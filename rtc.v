==> flow/design.v <==
module rtc(clk, cstb, cclk, cin, cdata, ind);
	input clk;
	input [3:0] cin;
	input cstb, cclk;
	output cdata;  
	output ind;
	reg [39:0] sr;
	reg [23:0] cnt = 0;
	reg cstb1 = 0, cclk1 = 0;
	wire cy0, cy1, cy2, cy3, cy4, cy5, cy6, cy7, load;
	wire [3:0] second0, minute0, hour0, day0, month;
	wire [2:0] second1, minute1;
	wire [1:0] hour1, day1;
	assign cy5 = cy3 & hour1[1] & hour0[1] & hour0[0];
	assign cy7 = cy5 & (month == 2 & day1[1] & day0[3] |
		(month == 4 | month == 6 | month == 9 | month == 11) & day1[1] & day1[0] |
		day1[1] & day1[0] & day0[0]);
	assign cnt_cy = cnt == 14318181;
	count10 c_second0(.clk(clk), .ci(cnt_cy), .co(cy0), .load(load), 
		.d(sr[6:3]), .q(second0));
	count6 c_second1(.clk(clk), .ci(cy0), .co(cy1), .load(load), 
		.d({ sr[1:0], sr[7] }), .q(second1));
	count10 c_minute0(.clk(clk), .ci(cy1), .co(cy2), .load(load), 
		.d(sr[14:11]), .q(minute0));
	count6 c_minute1(.clk(clk), .ci(cy2), .co(cy3), .load(load), 
		.d({ sr[9:8], sr[15] }), .q(minute1));
	count10c c_hour0(.clk(clk), .ci(cy3), .co(cy4), 
		.clr(cy5), 
		.load(load), .d(sr[22:19]), .q(hour0));
	count3c c_hour1(.clk(clk), .ci(cy4), 
		.clr(cy5), .load(load), 
		.d({ sr[16], sr[23] }), .q(hour1));
	count101 c_day0(.clk(clk), .ci(cy5), .co(cy6), 
		.set1(cy7), 
		.load(load), .d(sr[30:27]), .q(day0));
	count4c c_day1(.clk(clk), .ci(cy6), 
		.clr(cy7), 
		.load(load), .d({ sr[24], sr[31] }), .q(day1));
	count121 c_month(.clk(clk), .ci(cy7), .load(load), 
		.d({ sr[34:32], sr[39] }), .q(month));
	assign load = cstb & ~cstb1 & cin == 2;
	always @(posedge clk) begin
		cnt <= cnt_cy ? 0 : cnt + 1;
		cstb1 <= cstb;
		if (cstb & ~cstb1 & cin == 1) begin
			sr[3:0] <= second0;
			sr[6:4] <= second1;
			sr[7] <= 1'b0;
			sr[11:8] <= minute0;
			sr[14:12] <= minute1;
			sr[15] <= 1'b0;
			sr[19:16] <= hour0;
			sr[21:20] <= hour1;
			sr[23:22] <= 2'b00;
			sr[27:24] <= day0;
			sr[29:28] <= day1;
			sr[35:30] <= 6'b000000;
			sr[39:36] <= month;
		end
		cclk1 <= cclk;
		if (cclk & ~cclk1) begin
			sr[38:0] <= sr[39:1];
			sr[39] <= cin[0];
		end
	end
	assign cdata = sr[0];
	assign ind = cnt[23];
endmodule
module count10c(clk, clr, ci, co, load, d, q);
	input clk, ci, clr, load;
	output co;
	input [3:0] d;
	output [3:0] q;
	reg [3:0] q = 0;
	always @(posedge clk) begin
		if (load) q <= d;
		else if (clr) q <= 0;
		else if (ci) 
			if (co) q <= 0;
			else q <= q + 1;
	end
	assign co = ci & q[3] & q[0];
endmodule
module count101(clk, set1, ci, co, load, d, q);
	input clk, ci, load, set1;
	output co;
	input [3:0] d;
	output [3:0] q;
	reg [3:0] q = 0;
	always @(posedge clk) begin
		if (load) q <= d;
		else if (set1) q <= 1;
		else if (ci) 
			if (co) q <= 0;
			else q <= q + 1;
	end
	assign co = ci & q[3] & q[0];
endmodule
module count10(clk, ci, co, load, d, q);
	input clk, ci, load;
	output co;
	input [3:0] d;
	output [3:0] q;
	reg [3:0] q = 0;
	always @(posedge clk) begin
		if (load) q <= d;
		else if (ci) 
			if (co) q <= 0;
			else q <= q + 1;
	end
	assign co = ci & q[3] & q[0];
endmodule
module count3c(clk, ci, clr, load, d, q);
	input clk, ci, clr, load;
	input [1:0] d;
	output [1:0] q;
	reg [1:0] q = 0;
	always @(posedge clk) begin
		if (load) q <= d;
		else if (clr) q <= 0;
		else if (ci) q <= q + 1;
	end
endmodule
module count4c(clk, clr, ci, load, d, q);
	input clk, ci, load, clr;
	input [1:0] d;
	output [1:0] q;
	reg [1:0] q = 0;
	always @(posedge clk) begin
		if (load) q <= d;
		else if (clr) q <= 0;
		else if (ci) q <= q + 1;
	end
endmodule
module count6(clk, ci, co, load, d, q);
	input clk, ci, load;
	output co;
	input [2:0] d;
	output [2:0] q;
	reg [2:0] q = 0;
	always @(posedge clk) begin
		if (load) q <= d;
		else if (ci) 
			if (co) q <= 0;
			else q <= q + 1;
	end
	assign co = ci & q[2] & q[0];
endmodule
module count121(clk, ci, load, d, q);
	input clk, ci, load;
	input [3:0] d;
	output [3:0] q;
	reg [3:0] q = 0;
	always @(posedge clk) begin
		if (load) q <= d;
		else if (ci) 
			if (q[3] & q[2]) q <= 1;
			else q <= q + 1;
	end
endmodule
# From RTL to reports: rtc

The steps from the RTL of rtc to its reports follow in flow order.
Lines are those of the file above, counted from 1.
Operators: Yosys type, input widths -> output width; for muxes data width and select width s.
The mark - stands for no value.

Design top: rtc
Clock: clk
Library: sky130hd
Corner: tt_025C_1v80

# Word level

Source: Yosys, flattened and elaborated, memories not mapped. Widths are those after wreduce. Registers that Yosys merges into a memory's read port (data or address) are not register bits. Print and check cells do not count. Equal cells are merged and count once.

Flip-flop bits (word level): 96
Elaborated cells: 131
Output and inout bits: 2

Reduce/logical cells: 10
Bitwise gates (word level): 34
Equality and inequality tests: 8
Add/subtract/negate cells: 10
Muxes and demuxes: 56

Operator list:

| kind                  | number |
| $mux 4                | 25 |
| $mux 3                | 12 |
| $and 1x1->1           | 27 |
| $add 24x1->24 const B | 1 |
| $eq 24x24->1 const B  | 1 |
| $mux 2                | 12 |
| $add 4x1->4 const B   | 5 |
| $reduce_bool 2->1     | 6 |
| $reduce_bool 3->1     | 4 |
| $mux 6                | 2 |
| $eq 4x2->1 const B    | 2 |
| $eq 4x3->1 const B    | 2 |
| $eq 4x4->1 const B    | 2 |
| $add 3x1->3 const B   | 2 |
| $or 1x1->1            | 5 |
| $mux 1                | 5 |
| $add 2x1->2 const B   | 2 |
| $eq 4x1->1 const B    | 1 |
| $not 1->1             | 2 |

# Logic depth

Depth = most cells in a row (Yosys ltp): at word level without a register or memory, in the mapped netlist without a sequential cell, where the memories' decode and read muxes count.

Depth after elaboration: 18
ABC_AREA: 0
Mapped depth: 7
Depth with buffers taken out: 7

# Netlist

Source: synth_stat.txt of the flow (Yosys; design flattened, memories mapped). It holds for the ABC_AREA given above (unset counts as 0); a run with the other value may have another netlist.
The area totals of this step are shown rounded.

Cell area after synthesis: 0.00445 mm^2
Mapped flip-flops: 96
Buffer cells: 11
Cells in the netlist: 367

Cell types:

| cell type                 | number | total area (um^2) |
| sky130_fd_sc_hd__edfxtp_1 | 70     | 2.1E+03 |
| sky130_fd_sc_hd__dfxtp_1  | 26     | 520.499 |
| sky130_fd_sc_hd__mux2_2   | 29     | 326.563 |
| sky130_fd_sc_hd__ha_1     | 13     | 162.656 |
| sky130_fd_sc_hd__xnor2_1  | 16     | 140.134 |
| sky130_fd_sc_hd__nand2_1  | 32     | 120.115 |
| sky130_fd_sc_hd__xor2_1   | 13     | 113.859 |
| sky130_fd_sc_hd__nor2_1   | 29     | 108.854 |
| sky130_fd_sc_hd__and2_1   | 12     | 75.072 |
| sky130_fd_sc_hd__nand3_1  | 15     | 75.072 |
| sky130_fd_sc_hd__a22o_1   | 8      | 70.067 |
| sky130_fd_sc_hd__nand4_1  | 11     | 68.816 |
| sky130_fd_sc_hd__o21ai_0  | 13     | 65.062 |
| sky130_fd_sc_hd__inv_1    | 13     | 48.797 |
| sky130_fd_sc_hd__a21oi_1  | 8      | 40.038 |
| sky130_fd_sc_hd__and4_1   | 4      | 35.034 |
| sky130_fd_sc_hd__clkbuf_1 | 9      | 33.782 |
| sky130_fd_sc_hd__a31oi_1  | 4      | 25.024 |

Other cell types: 23; their cells: 42.
By module: a second synthesis without flattening, with its own total; a netlist apart from the flattened one above.

Cell total of the unflattened synthesis: 379
Area (unflattened synthesis): 0.00465 mm^2

Rows give one instance, submodules left out.

By module:

| module   | sequential area (mm^2) | cells | times used | area (mm^2) |
| rtc      | 0.00172                | 232   | 1          | 0.00292 |
| count10  | 0.00012                | 23    | 2          | 0.00025 |
| count6   | 0.0000901              | 16    | 2          | 0.000173 |
| count101 | 0.00012                | 17    | 1          | 0.000231 |
| count121 | 0.00012                | 20    | 1          | 0.000229 |
| count10c | 0.00012                | 16    | 1          | 0.000226 |
| count3c  | 0.0000601              | 8     | 1          | 0.000103 |
| count4c  | 0.0000601              | 8     | 1          | 0.000103 |

# Timing after synthesis

Path of least setup slack by OpenSTA after synthesis, without wires, with an ideal clock, recovery checks aside; 20% of the period is set as input and as output delay. Where synthesis merged equal registers, the netlist keeps one of their names.

Kind: register -> register
Start point: register cnt[0]
End point: register c_day1.q[0]
Buffers on the path: 0
Arrival: 1787 ps
Data required time: 2026 ps
Clock period: 2290 ps
Setup time: 264 ps
Slack: 239 ps
Time at the first pin: 0 ps
Path delay: 2051 ps
Driving pins on the path: 7
Period reached after synthesis: 2051 ps

"path delay" is the arrival time less input delay plus setup time.
"driving pins on the path": output pins that drive a net of the path, with the launching flip-flop's if there is one; two outputs of one cell count as two.
"period reached after synthesis" = period - worst setup slack (recovery checks aside). The figure is calculated, with input and output delays left at 20% of the set period.
Between the ends stands the longest chain of elaborated cells between them, by number of cells; it is not shown to be the way that was timed. Of several equally long chains one is given.
A line is the first line of the expression or statement that the cell stems from. Yosys adds cells for indexed reads and writes and turns some case tables into memories.
At most two assigning lines are given for a register; there are more.
The path ends at the data pin of a flip-flop with enable; ways to the enable are not counted.

Path through: sky130_fd_sc_hd__dfxtp_1 > sky130_fd_sc_hd__ha_1 > sky130_fd_sc_hd__nor4bb_1 > sky130_fd_sc_hd__nand2_1 > sky130_fd_sc_hd__or4b_4 > sky130_fd_sc_hd__a22oi_2 > sky130_fd_sc_hd__o21ai_1
Length of the longest elaborated chain: 17
Elaborated cells on any way between the ends: 18
RTL lines with such cells: 9
Classes of those cells: eq/ne (1); mux (3); logic (14)

Ends and longest elaborated chain, post-synthesis:

| what           | line | RTL |
| from (decl)    | 8    | `reg [23:0] cnt = 0;` |
| from (assign)  | 43   | `cnt <= cnt_cy ? 0 : cnt + 1;` |
| $eq 24x24->1   | 18   | `assign cnt_cy = cnt == 14318181;` |
| $and 1x1->1 x2 | 111  | `assign co = ci & q[3] & q[0];` |
| $and 1x1->1 x2 | 147  | `assign co = ci & q[2] & q[0];` |
| $and 1x1->1 x2 | 111  |  |
| $and 1x1->1 x2 | 147  |  |
| $and 1x1->1 x3 | 14   | `assign cy5 = cy3 & hour1[1] & hour0[1] & hour0[0];` |
| $and 1x1->1 x2 | 97   | `assign co = ci & q[3] & q[0];` |
| $mux 2         | 132  | `else if (ci) q <= q + 1;` |
| $mux 2         | 131  | `else if (clr) q <= 0;` |
| $mux 2         | 130  | `if (load) q <= d;` |
| to (assign)    | 130  |  |
| to (assign)    | 132  |  |
| to (decl)      | 127  | `output [1:0] q;` |

# Path in the finished layout

From the final timing report of record 1: the path of least setup slack in the routed layout; clock arrival at registers is part of the times.
The path's times are printed in steps of 10 ps; the period is the one set.

Kind: register -> register
Start point: register cnt[1]
End point: register c_day0.q[3]
Time at the first pin: 350 ps
Driving pins on the path: 8
Slack: 220 ps
Setup time: 250 ps
Buffers on the path: 0
Data required time: 2570 ps
Arrival: 2350 ps
Clock period: 2470 ps

Between the ends stands the longest chain of elaborated cells between them, by number of cells; it is not shown to be the way that was timed. Of several equally long chains one is given.
At most two assigning lines are given for a register; there are more.
The path ends at the data pin of a flip-flop with enable; ways to the enable are not counted.

Path through: sky130_fd_sc_hd__dfxtp_1 > sky130_fd_sc_hd__inv_1 > sky130_fd_sc_hd__ha_1 > sky130_fd_sc_hd__nor4bb_2 > sky130_fd_sc_hd__nand2_1 > sky130_fd_sc_hd__or4b_4 > sky130_fd_sc_hd__a22oi_4 > sky130_fd_sc_hd__o21ai_1
Length of the longest elaborated chain: 18
Elaborated cells on any way between the ends: 19
RTL lines with such cells: 10
Classes of those cells: eq/ne (1); mux (4); logic (14)

Ends and longest elaborated chain, post-layout:

| what           | line | RTL |
| from (decl)    | 8    | `reg [23:0] cnt = 0;` |
| from (assign)  | 43   | `cnt <= cnt_cy ? 0 : cnt + 1;` |
| $eq 24x24->1   | 18   | `assign cnt_cy = cnt == 14318181;` |
| $and 1x1->1 x2 | 111  | `assign co = ci & q[3] & q[0];` |
| $and 1x1->1 x2 | 147  | `assign co = ci & q[2] & q[0];` |
| $and 1x1->1 x2 | 111  |  |
| $and 1x1->1 x2 | 147  |  |
| $and 1x1->1 x3 | 14   | `assign cy5 = cy3 & hour1[1] & hour0[1] & hour0[0];` |
| $and 1x1->1 x2 | 97   | `assign co = ci & q[3] & q[0];` |
| $mux 4         | 94   | `if (co) q <= 0;` |
| $mux 4         | 93   | `else if (ci)` |
| $mux 4         | 92   | `else if (set1) q <= 1;` |
| $mux 4         | 91   | `if (load) q <= d;` |
| to (assign)    | 91   |  |
| to (assign)    | 95   | `else q <= q + 1;` |
| to (decl)      | 88   | `output [3:0] q;` |

Ticket comment

Flow measurements of rtc on sky130hd: 2 stored runs with different settings, listed in no order. Input and output delays are each 20% of the period that was set; the output load is 0.01 pF.
"achieved period" = clock period - worst setup slack. The figure is calculated, with input and output delays left at 20% of the set period.
"power" rests on the timing tool's default activity at the inputs, not on a simulated workload.
Values from the reports are rounded here.
Settings: -- = not set for that run.

| setting or result                    | record 1 | record 2 |
| period_ns                            | 2.47     | 2.46     |
| CORE_UTILIZATION                     | 18       | 25       |
| SETUP_SLACK_MARGIN                   | 0.01     | --       |
| PLACE_DENSITY_LB_ADDON               | 0.2      | 0.18     |
| CELL_PAD_IN_SITES_GLOBAL_PLACEMENT   | 2        | 0        |
| CELL_PAD_IN_SITES_DETAIL_PLACEMENT   | 1        | 2        |
| GPL_ROUTABILITY_DRIVEN               | 1        | --       |
| CAP_MARGIN                           | 15       | 20       |
| CORE_MARGIN                          | 2        | 9        |
| SLEW_MARGIN                          | 20       | 20       |
| CORE_ASPECT_RATIO                    | --       | 1.16     |
| GPL_TIMING_DRIVEN                    | --       | 1        |
| CTS_CLUSTER_SIZE                     | --       | 77       |
| MIN_ROUTING_LAYER                    | --       | met1     |
| MAX_ROUTING_LAYER                    | --       | met5     |
| achieved period (ps)                 | 2251     | 2284     |
| chip area in the Yosys report (mm^2) | 0.00445  | 0.00445  |
| worst setup slack after layout (ps)  | 219      | 176      |
| die size (mm^2)                      | 0.026    | 0.023    |
| power (W)                            | 0.00352  | 0.00345  |
| utilization after routing (%)        | 22.4     | 30.0     |
| smallest hold slack (ps)             | 479      | 488      |
