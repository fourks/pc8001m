==> flow/design.v <==
module ps2key (
	input wire			clk,
	input wire			reset,
	input wire			ps2_data,
	input wire			ps2_clk,
	input wire [3:0]	kbd_adr,
	output reg [7:0]	keydata
	);
	parameter idle    = 2'b01;
	parameter receive = 2'b10;
	parameter ready   = 2'b11;
	reg [1:0]  state = idle;
	reg [15:0] rxtimeout= 16'b0000000000000000;
	reg [10:0] rxregister = 11'b11111111111;
	reg [1:0]  datasr = 2'b11;
	reg [1:0]  clksr = 2'b11;
	reg [7:0]  rxdata;
	reg dataready;
	reg [7:0]	ps2data;
	wire [7:0]	ps2code;
	wire [7:0]	adrcode;
	reg [3:0]	adr;
	reg [3:0]	dat;
	reg 			keyoff = 0;
	reg			fkey = 0; 
	reg [1:0] 	mode = 0;
	reg [3:0]	rstcnt;
	reg [7:0] 	keymtx[0:15];
	always @ ( posedge clk )
	begin
		if( mode == 3 ) begin
			if ( keyoff )
				keymtx[adr] <= keymtx[adr] & ~keysw(dat);
			else
				keymtx[adr] <= keymtx[adr] | keysw(dat);
		end
		else	keydata <= keymtx[kbd_adr];
	end
	always @ ( posedge clk ) 
	begin 
		if( dataready == 1 ) begin
			ps2data <= rxdata;
			mode <= 1;
		end
		else if( mode == 1 ) begin
			if ( ps2data[7]) begin 
				if ( ps2data[7:4] == 4'b1111 )  begin
					keyoff <=  1;
					mode <= 0;
				end
				else if ( ps2data[7:4] == 4'b1110 )  begin
					fkey <=  1;
					mode <= 0;
				end
				else	mode <= 0;
			end
			else begin
				mode <= 2;
			end
		end
		else if( mode == 2 ) begin
			adr <= adrcode[7:4];
			dat <= adrcode[3:0];
			mode <= 3;
		end
		else if( mode == 3 ) begin
			keyoff <= 0;
			fkey <= 0;
			mode <= 0;
		end
	end
	assign	ps2code = { fkey, ps2data[6:0]};
	ps2keymap ps2keymap (
		.clk		( clk		),
		.code		( ps2code	),
		.data		( adrcode	)
	);
	function [7:0] keysw;
		input [4:0] data;
			case (data)
				4'h0: keysw = 8'b0000_0001;
				4'h1: keysw = 8'b0000_0010;
				4'h2: keysw = 8'b0000_0100;
				4'h3: keysw = 8'b0000_1000;
				4'h4: keysw = 8'b0001_0000;
				4'h5: keysw = 8'b0010_0000;
				4'h6: keysw = 8'b0100_0000;
				4'h7: keysw = 8'b1000_0000;
				default: keysw = 8'b0000_0000;
			endcase
	endfunction
	always @ ( posedge clk ) 
	begin 
		rxtimeout <= rxtimeout + 16'd1;
		datasr <= { datasr[0], ps2_data };
		clksr  <= { clksr[0], ps2_clk };
		if( clksr == 2'b10 )
			rxregister<= { datasr[1], rxregister[10:1] };
	case ( state ) 
		idle: 
		begin
			rxregister <= 11'b11111111111;
			dataready  <= 0;
			rxtimeout  <= 16'b0000000000000000;
			if( datasr[1] == 0 && clksr[1] == 1 ) begin
				state <= receive;
			end   
		end
		receive:
		begin
			if( rxtimeout == 50000) state<=idle;
			else if(rxregister[0] == 0) begin
				dataready <= 1;
				rxdata <= rxregister[8:1];
				state <= ready;
			end
		end
		ready: 
		begin
			if(dataready == 1) begin
				state <= idle;
				dataready <= 0;
			end  
		end  
	endcase
end
endmodule
module ps2keymap(
	input wire			clk,
	input wire [7:0]	code,
	output reg [7:0]	data
	);
	always @(posedge clk) begin
		case (code)
			8'h03: data = 8'h95;    
			8'h04: data = 8'h93;    
			8'h05: data = 8'h91;    
			8'h06: data = 8'h92;    
			8'h0C: data = 8'h94;    
			8'h11: data = 8'h84;    
			8'h12: data = 8'h86;    
			8'h13: data = 8'h85;    
			8'h14: data = 8'h87;    
			8'h15: data = 8'h41;    
			8'h16: data = 8'h61;    
			8'h1A: data = 8'h52;    
			8'h1B: data = 8'h43;    
			8'h1C: data = 8'h21;    
			8'h1D: data = 8'h47;    
			8'h1E: data = 8'h62;    
			8'h21: data = 8'h23;    
			8'h22: data = 8'h50;    
			8'h23: data = 8'h24;    
			8'h24: data = 8'h25;    
			8'h25: data = 8'h64;    
			8'h26: data = 8'h63;    
			8'h29: data = 8'h96;    
			8'h2A: data = 8'h46;    
			8'h2B: data = 8'h26;    
			8'h2C: data = 8'h44;    
			8'h2D: data = 8'h42;    
			8'h2E: data = 8'h65;    
			8'h31: data = 8'h36;    
			8'h32: data = 8'h22;    
			8'h33: data = 8'h30;    
			8'h34: data = 8'h27;    
			8'h35: data = 8'h51;    
			8'h36: data = 8'h66;    
			8'h3A: data = 8'h35;    
			8'h3B: data = 8'h32;    
			8'h3C: data = 8'h45;    
			8'h3D: data = 8'h67;    
			8'h3E: data = 8'h70;    
			8'h41: data = 8'h74;    
			8'h42: data = 8'h33;    
			8'h43: data = 8'h31;    
			8'h44: data = 8'h37;    
			8'h45: data = 8'h60;    
			8'h46: data = 8'h71;    
			8'h49: data = 8'h75;    
			8'h4A: data = 8'h76;    
			8'h4B: data = 8'h34;    
			8'h4C: data = 8'h73;    
			8'h4D: data = 8'h40;    
			8'h4E: data = 8'h57;    
			8'h51: data = 8'h77;    
			8'h52: data = 8'h72;    
			8'h54: data = 8'h20;    
			8'h55: data = 8'h56;    
			8'h59: data = 8'h86;    
			8'h5A: data = 8'h17;    
			8'h5B: data = 8'h53;    
			8'h5D: data = 8'h55;    
			8'h66: data = 8'h83;    
			8'h69: data = 8'h01;    
			8'h6A: data = 8'h54;    
			8'h6B: data = 8'h04;    
			8'h6C: data = 8'h07;    
			8'h70: data = 8'h00;    
			8'h71: data = 8'h16;    
			8'h72: data = 8'h02;    
			8'h73: data = 8'h05;    
			8'h74: data = 8'h06;    
			8'h75: data = 8'h10;    
			8'h76: data = 8'h97;    
			8'h79: data = 8'h13;    
			8'h7A: data = 8'h03;    
			8'h7B: data = 8'h14;    
			8'h7C: data = 8'h12;    
			8'h7D: data = 8'h11;    
			8'hCA: data = 8'h76;    
			8'hDA: data = 8'h17;    
			8'hE9: data = 8'h90;    
			8'hEB: data = 8'h82;    
			8'hEC: data = 8'h80;    
			8'hF1: data = 8'h83;    
			8'hF2: data = 8'h81;    
			8'hF4: data = 8'h82;    
			8'hF5: data = 8'h81;    
			default: data = 8'hFF;
		endcase
	end
endmodule
; ---- Tool chain data of ps2key
; Tool output for the design above, in the order of the flow.
; Line numbers count from 1 in the design file above.
; Library cell names are shortened.
; A cell with - has no value.
[design]
top = ps2key
clock = clk
library = sky130hd
pvt_corner = tt_025C_1v80

; ---- Word level
; Source: Yosys, flattened and elaborated, memories not mapped. Widths are those after wreduce. Print and check cells do not count.
; Memory sizes are those after Yosys's memory passes, which may raise the word count (mostly to a power of two), join words into wider ones and drop unused or constant bits.
[bits]
clocked_rd_ports_x_width = 40
reg_bits = 62
romBits = 2176
inputBits = 8
memories = 4
latch_bits = 0
elab_cells = 99
mem_bits_rw = 128
[classes]
mul = 0
cmp = 0
n_shift = 0
n_logic = 9
n_eq = 20
div_mod_pow = 0
reduce_and_logical = 13
n_addsub = 1
n_mux = 39
[mem_list]
columns = memory, words, word_bits, rd, wr, line_no
row1 = (name not given), 256, 8, 1, 0, 134  ; case (code)
row2 = keymtx, 16, 8, 2, 1, 28  ; reg [7:0] keymtx[0:15];
row3 = (name not given), 8, 8, 1, 0, 80  ; case (data)
row4 = (name not given), 8, 8, 1, 0, 80
[op_table]
columns = op, count
row1 = 2-to-1 mux 8 bit, 11
row2 = adder 16 x 1 -> 16 bit (second input constant), 1
row3 = equality test 16 bit (second input constant), 1
row4 = 2-to-1 mux 2 bit, 8
row5 = 2-to-1 mux 1 bit, 15
row6 = != test 2 bit (second input constant), 7
row7 = equality test 2 bit (second input constant), 5
row8 = AND reduction 3 bit, 3
row9 = equality test 4 bit (second input constant), 2
row10 = bitwise AND 8 bit, 1
row11 = OR 8 bit, 1
row12 = inverter 8 bit, 1
row13 = nonzero test 3 bit, 2
row14 = AND reduction 6 bit, 1
row15 = case mux 2 bit (select 3 bit), 1
row16 = 2-to-1 mux 3 bit, 2
row17 = inverter 1 bit, 5
row18 = AND reduction 5 bit, 1
row19 = equality test 2 x 1 -> 1 bit (second input constant), 2
row20 = != test 2 x 1 -> 1 bit (second input constant), 2
row21 = nonzero test 2 bit, 2
row22 = AND reduction 4 bit, 1
row23 = 2-to-1 mux 4 bit, 1
row24 = != test 3 bit (second input constant), 1
row25 = OR reduction 2 bit, 1
row26 = case mux 1 bit (select 2 bit), 1
row27 = OR 1 bit, 1
row28 = logical AND 1 bit, 1
row29 = logical NOT 1 bit, 1

; ---- Longest topological paths
; Depth = most cells in a row (Yosys ltp): at word level without a register or memory, in the mapped netlist without a sequential cell, where the memories' decode and read muxes count.
[logic_depth]
word_depth = 8
abc_area = 1
ltp_mapped = 14

; ---- After synthesis
; Yosys stat after the flow's synthesis: flattened, memories mapped to cells. It holds for the ABC_AREA given above (unset counts as 0); a run with the other value may have another netlist.
; The area totals of this step are shown rounded.
[types]
columns = type, count, area_total_um2
row1 = edfxtp_1, 165, 4.95E+03
row2 = nand2_1, 298, 1.12E+03
row3 = dfxtp_1, 53, 1.06E+03
row4 = o21ai_0, 142, 710.682
row5 = nand3_1, 120, 600.576
row6 = a21oi_1, 98, 490.47
row7 = nor2_1, 111, 416.65
row8 = inv_1, 108, 405.389
row9 = buf_2, 36, 180.173
row10 = o211ai_1, 24, 180.173
row11 = ha_1, 14, 175.168
row12 = o221ai_1, 13, 113.859
row13 = clkbuf_1, 23, 86.333
row14 = nand4_1, 8, 50.048
row15 = o21ai_1, 8, 40.038
row16 = buf_4, 5, 37.536
row17 = nor3_1, 7, 35.034
row18 = nand3_2, 3, 30.029
; Other cell types: 21; their cells: 33.
[synth_totals]
mapped_cells = 1269
yosys_area_um2 = 10920
flip_flops = 218

; ---- Path before layout
; Source: OpenSTA report_checks on the synthesized netlist (no wires, ideal clock, input and output delay 20% of the period each), path of least setup slack; recovery checks are left aside. Register names are those of the netlist, which keeps one name where synthesis merged equal registers.
[synth_timing]
path_type = in2reg
start = input port kbd_adr[0]
end = register keydata[6]
path_buffers = 3
tclk_ps = 4800
setup_ps = 260
delay_ps = 1110
driving_pins = 7
arrival_ps = 1810
t_first_pin_ps = 960
path_slack_ps = 2731
synth_period_reached_ps = 2069
; "delay_ps" is the arrival time less input delay plus setup time.
; "driving_pins" counts driving pins, that of a launching flip-flop among them; a cell with two outputs on the path counts twice.
; "synth_period_reached_ps" is the clock period less the worst setup slack; recovery checks do not enter. This is arithmetic on one report: input and output delays are still those of the set period (20% each).
[synth_via]
cell_sequence = buf_4 > buf_4 > clkbuf_1 > o21ai_0 > o21ai_0 > o221ai_1 > nand2_1
[synth_lines]
columns = item, line_no
row1 = from (decl), 6  ; input wire [3:0] kbd_adr,
row2 = to (decl), 7  ; output reg [7:0] keydata
; Chain of elaborated cells between the ends: none given.

; ---- Path in the finished layout
; From the final timing report of run 1: the path of least setup slack in the routed layout; clock arrival at registers is part of the times.
; The report prints the path's times to 10 ps; the period is as set.
[layout_timing]
path_type = reg2reg
start = register (name not given)
end = memory keymtx[7][2]
path_slack_ps = 90
arrival_ps = 2120
path_buffers = 3
driving_pins = 11
setup_ps = 250
t_first_pin_ps = 530
tclk_ps = 1970
[layout_via]
cell_sequence = dfxtp_4 > buf_12 > buf_12 > nand2_1 > o211ai_1 > nand3_1 > nand3_2 > nand2_1 > nand2_1 > o21ai_1 > buf_4
[layout_lines]
columns = item, line_no
row1 = to (decl), 28  ; reg [7:0] keymtx[0:15];
; Chain of elaborated cells between the ends: none given.

; Measured results for ps2key: 2 stored runs of the Yosys and OpenROAD flow on sky130hd. The settings differ; the order carries no meaning. The constraints put input and output delay at 20% of the set period each and load the outputs with 0.01 pF.
; "timing.achieved_period_ps" = clock period - worst setup slack. The figure is calculated, with input and output delays left at 20% of the set period.
; "timing.worst_path_ps" is the time allowed to the run's worst setup path (the clock period less input and output delay, where it has them) less its slack. Clock arrival times count: a late capture clock shortens it, a late launch clock lengthens it.
; "power.total_uw": no workload was simulated; the value follows from the tool's default switching activity.
; "timing.worst_path_ps" is known to 10 ps.
; Values from the reports are rounded here.

[run 1: settings]
period_ns = 1.97
CORE_UTILIZATION = 29
SETUP_SLACK_MARGIN = 0.1
PLACE_DENSITY = 0.8
HOLD_SLACK_MARGIN = -0.01
CORE_MARGIN = 10
CELL_PAD_IN_SITES_GLOBAL_PLACEMENT = 1
ABC_AREA = 1
GPL_TIMING_DRIVEN = 1
GPL_ROUTABILITY_DRIVEN = 0
MAX_ROUTING_LAYER = met4
CAP_MARGIN = 20
SLEW_MARGIN = 20
[run 1: results]
post_route_stdcell_area_um2 = 13280
total_die_area_um2 = 45800
worst_setup_slack_ps = 91
timing.worst_path_ps = 1880
path_kind = reg2reg
finalUtil_frac = 0.355
synthArea_um2 = 10920
ws_hold_ps = 325
timing.achieved_period_ps = 1879
power.total_uw = 16580
tns_ps = 0

[run 2: settings]
period_ns = 1.58
CORE_UTILIZATION = 71
SETUP_SLACK_MARGIN = 0.31
PLACE_DENSITY_LB_ADDON = 0.2
CORE_ASPECT_RATIO = 0.95
CELL_PAD_IN_SITES_DETAIL_PLACEMENT = 0
ABC_AREA = 1
GPL_TIMING_DRIVEN = 0
GPL_ROUTABILITY_DRIVEN = 1
CAP_MARGIN = 25
SLEW_MARGIN = 10
MIN_ROUTING_LAYER = met1
CORE_MARGIN = 2
[run 2: results]
outcome = no final report: routing broke off with GRT-0232
